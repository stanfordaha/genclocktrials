==> flow/design.v <==
module AhaClockDivider (
  input   wire          CLK_IN,
  input   wire          RESETn,
  output  wire          CLK_by_1,
  output  wire          CLK_by_1_EN,
  output  wire          CLK_by_2,
  output  wire          CLK_by_2_EN,
  output  wire          CLK_by_4,
  output  wire          CLK_by_4_EN,
  output  wire          CLK_by_8,
  output  wire          CLK_by_8_EN,
  output  wire          CLK_by_16,
  output  wire          CLK_by_16_EN,
  output  wire          CLK_by_32,
  output  wire          CLK_by_32_EN
);
  wire  clk_by_1_en_w;
  wire  clk_by_2_w;
  wire  clk_by_2_en_w;
  wire  clk_by_4_w;
  wire  clk_by_4_en_w;
  wire  clk_by_8_w;
  wire  clk_by_8_en_w;
  wire  clk_by_16_w;
  wire  clk_by_16_en_w;
  wire  clk_by_32_w;
  wire  clk_by_32_en_w;
  wire  reset_sync_n;
  AhaResetSync u_rst_sync (
    .CLK        (CLK_IN),
    .Dn         (RESETn),
    .Qn         (reset_sync_n)
  );
  AhaFreqDivider u_aha_freq_divider (
    .CLK        (CLK_IN),
    .RESETn     (RESETn),
    .By2CLK     (clk_by_2_w),
    .By4CLK     (clk_by_4_w),
    .By8CLK     (clk_by_8_w),
    .By16CLK    (clk_by_16_w),
    .By32CLK    (clk_by_32_w)
  );
  AhaEnGenerator u_aha_en_generator (
    .CLK        (CLK_IN),
    .RESETn     (RESETn),
    .By2CLKEN   (clk_by_2_en_w),
    .By4CLKEN   (clk_by_4_en_w),
    .By8CLKEN   (clk_by_8_en_w),
    .By16CLKEN  (clk_by_16_en_w),
    .By32CLKEN  (clk_by_32_en_w)
  );
  assign CLK_by_1       = CLK_IN;
  assign CLK_by_1_EN    = 1'b1;
  assign CLK_by_2       = clk_by_2_w;
  assign CLK_by_2_EN    = clk_by_2_en_w;
  assign CLK_by_4       = clk_by_4_w;
  assign CLK_by_4_EN    = clk_by_4_en_w;
  assign CLK_by_8       = clk_by_8_w;
  assign CLK_by_8_EN    = clk_by_8_en_w;
  assign CLK_by_16      = clk_by_16_w;
  assign CLK_by_16_EN   = clk_by_16_en_w;
  assign CLK_by_32      = clk_by_32_w;
  assign CLK_by_32_EN   = clk_by_32_en_w;
endmodule
module AhaEnGenerator (
  input   wire          CLK,
  input   wire          RESETn,
  output  wire          By2CLKEN,
  output  wire          By4CLKEN,
  output  wire          By8CLKEN,
  output  wire          By16CLKEN,
  output  wire          By32CLKEN
);
  reg [4:0] counter_r;
  reg       by2clk_en_r;
  reg       by4clk_en_r;
  reg       by8clk_en_r;
  reg       by16clk_en_r;
  reg       by32clk_en_r;
  always @(posedge CLK or negedge RESETn) begin
    if(~RESETn) counter_r   <= 5'h0;
    else counter_r  <= counter_r + 1'b1;
  end
  always @(posedge CLK or negedge RESETn) begin
    if(~RESETn) begin
      by2clk_en_r   <= 1'b0;
      by4clk_en_r   <= 1'b0;
      by8clk_en_r   <= 1'b0;
      by16clk_en_r  <= 1'b0;
      by32clk_en_r  <= 1'b0;
    end else begin
      by2clk_en_r   <= counter_r[0]     == 1'b1;
      by4clk_en_r   <= counter_r[1:0]   == 2'b11;
      by8clk_en_r   <= counter_r[2:0]   == 3'b111;
      by16clk_en_r  <= counter_r[3:0]   == 4'hF;
      by32clk_en_r  <= counter_r[4:0]   == 5'h1F;
    end
  end
  assign By2CLKEN   = by2clk_en_r;
  assign By4CLKEN   = by4clk_en_r;
  assign By8CLKEN   = by8clk_en_r;
  assign By16CLKEN  = by16clk_en_r;
  assign By32CLKEN  = by32clk_en_r;
endmodule
module AhaFreqDivider (
  input   wire        CLK,
  input   wire        RESETn,
  output  wire        By2CLK,
  output  wire        By4CLK,
  output  wire        By8CLK,
  output  wire        By16CLK,
  output  wire        By32CLK
);
  reg [4:0]   counter;
  reg         by2clk_r;
  reg         by4clk_r;
  reg         by8clk_r;
  reg         by16clk_r;
  reg         by32clk_r;
  always @(posedge CLK or negedge RESETn) begin
    if(~RESETn) counter <= 5'h0;
    else counter <= counter + 1'b1;
  end
  always @(posedge CLK or negedge RESETn) begin
    if(~RESETn) begin
      by2clk_r    <= 1'b0;
      by4clk_r    <= 1'b0;
      by8clk_r    <= 1'b0;
      by16clk_r   <= 1'b0;
      by32clk_r   <= 1'b0;
    end else begin
      by2clk_r    <= ~counter[0];
      by4clk_r    <= ~counter[1];
      by8clk_r    <= ~counter[2];
      by16clk_r   <= ~counter[3];
      by32clk_r   <= ~counter[4];
    end
  end
  assign By2CLK   = by2clk_r;
  assign By4CLK   = by4clk_r;
  assign By8CLK   = by8clk_r;
  assign By16CLK  = by16clk_r;
  assign By32CLK  = by32clk_r;
endmodule  
module AhaResetSync (
  input   wire  CLK,
  input   wire  Dn,
  output  wire  Qn
);
  reg sync_q;
  reg sync_qq;
  always @(posedge CLK or negedge Dn) begin
    if(~Dn) begin
      sync_q   <= 1'b0;
      sync_qq  <= 1'b0;
    end else begin
      sync_q   <= 1'b1;
      sync_qq  <= sync_q;
    end
  end
  assign Qn  = sync_qq;
endmodule
-- Tool chain data of AhaClockDivider
What the tools print for AhaClockDivider, step after step.
Lines are those of the file above, counted from 1.
Operators carry their Yosys type and port widths (W data, S select, Z words).
Cell names lack the library's common part.
The mark -- stands for no value.
- design top: AhaClockDivider
- clock port: CLK_IN
- library: sky130hd
- library corner: tt_025C_1v80

-- Word level
Counts by Yosys on the flattened word-level netlist (proc, flatten, opt, wreduce; memories kept). Register bits leave out memories and registers merged into their read ports (data or address); mux counts leave out enables and synchronous resets folded into registers. Print and check cells are left out. Cells with the same type and inputs are merged into one.
- noted bits in registers: 20
- noted bits of input ports: 2
- noted output and inout bits: 12
- noted cells after elaboration: 23
- noted $add $sub $neg: 2
- equality and inequality tests: 4
- noted bitwise operators: 5
- operator list (operator ; number):
    $add A5 B1 Y5 const B ; 2
    $not A1 Y1 ; 5
    $eq A5 B5 Y1 const B ; 1
    $eq A4 B4 Y1 const B ; 1
    $eq A3 B3 Y1 const B ; 1
    $eq A2 B2 Y1 const B ; 1

-- Longest topological paths
Depth = most cells in a row (Yosys ltp): at word level without a register or memory, in the mapped netlist without a sequential cell, where the memories' decode and read muxes count.
- depth after elaboration: 1
- noted ABC_AREA: 0
- noted mapped depth: 3
- noted gate-level depth less buffers: 3

-- Netlist
Yosys stat after the flow's synthesis: flattened, memories mapped to cells. It holds for the ABC_AREA given above (unset counts as 0); a run with the other value may have another netlist.
The area totals of this step are shown rounded.
- cells by type (type ; number ; area in all (um^2)):
    dfrtp_1 ; 19 ; 475.456
    ha_1 ; 4 ; 50.048
    xnor2_1 ; 3 ; 26.275
    inv_1 ; 6 ; 22.522
    xor2_1 ; 2 ; 17.517
    buf_4 ; 2 ; 15.014
    nand3_1 ; 3 ; 15.014
    and2_1 ; 1 ; 6.256
    and3_1 ; 1 ; 6.256
    conb_1 ; 1 ; 3.754
- cell count at 42
- cell area after synthesis at 638 um^2
- sequential part of the area at 475 um^2
- noted mapped flip-flops: 19
- noted buffer cells: 2
By module: a second synthesis without flattening, with its own total; a netlist apart from the flattened one above.
- cells (unflattened synthesis): 42
- area (unflattened synthesis): 646 um^2
Each row is one instance without its submodules.
- modules (module ; times used ; cells ; area (um^2) ; seq. area (um^2)):
    AhaEnGenerator ; 1 ; 19 ; 334 ; 250
    AhaFreqDivider ; 1 ; 20 ; 293 ; 225
    AhaClockDivider ; 1 ; 3 ; 18.8 ; 0.0

Data sheet: physical implementation of AhaClockDivider

module AhaClockDivider, platform sky130hd, 2 stored runs of the flow under differing settings, order arbitrary. Input and output delays are each 20% of the period that was set; the output load is 0.01 pF.

Run A
Settings were period_ns = 2.23; CORE_UTILIZATION = 69; SETUP_SLACK_MARGIN = 0.16; PLACE_DENSITY_LB_ADDON = 0.21; CELL_PAD_IN_SITES_GLOBAL_PLACEMENT = 0; CELL_PAD_IN_SITES_DETAIL_PLACEMENT = 0; TNS_END_PERCENT = 80; SLEW_MARGIN = 30; MIN_ROUTING_LAYER = met1; MAX_ROUTING_LAYER = met5; CAP_MARGIN = 20; CORE_MARGIN = 2
- stopped before the end: floorplanning reported PDN-0185

Run B
Settings were period_ns = 2.39; CORE_UTILIZATION = 62; SETUP_SLACK_MARGIN = 0.53; PLACE_DENSITY_LB_ADDON = 0.03; CORE_ASPECT_RATIO = 1.63; CORE_MARGIN = 3; ABC_AREA = 0; GPL_TIMING_DRIVEN = 0; CAP_MARGIN = 20; SLEW_MARGIN = 20
- stopped before the end: floorplanning reported PDN-0185
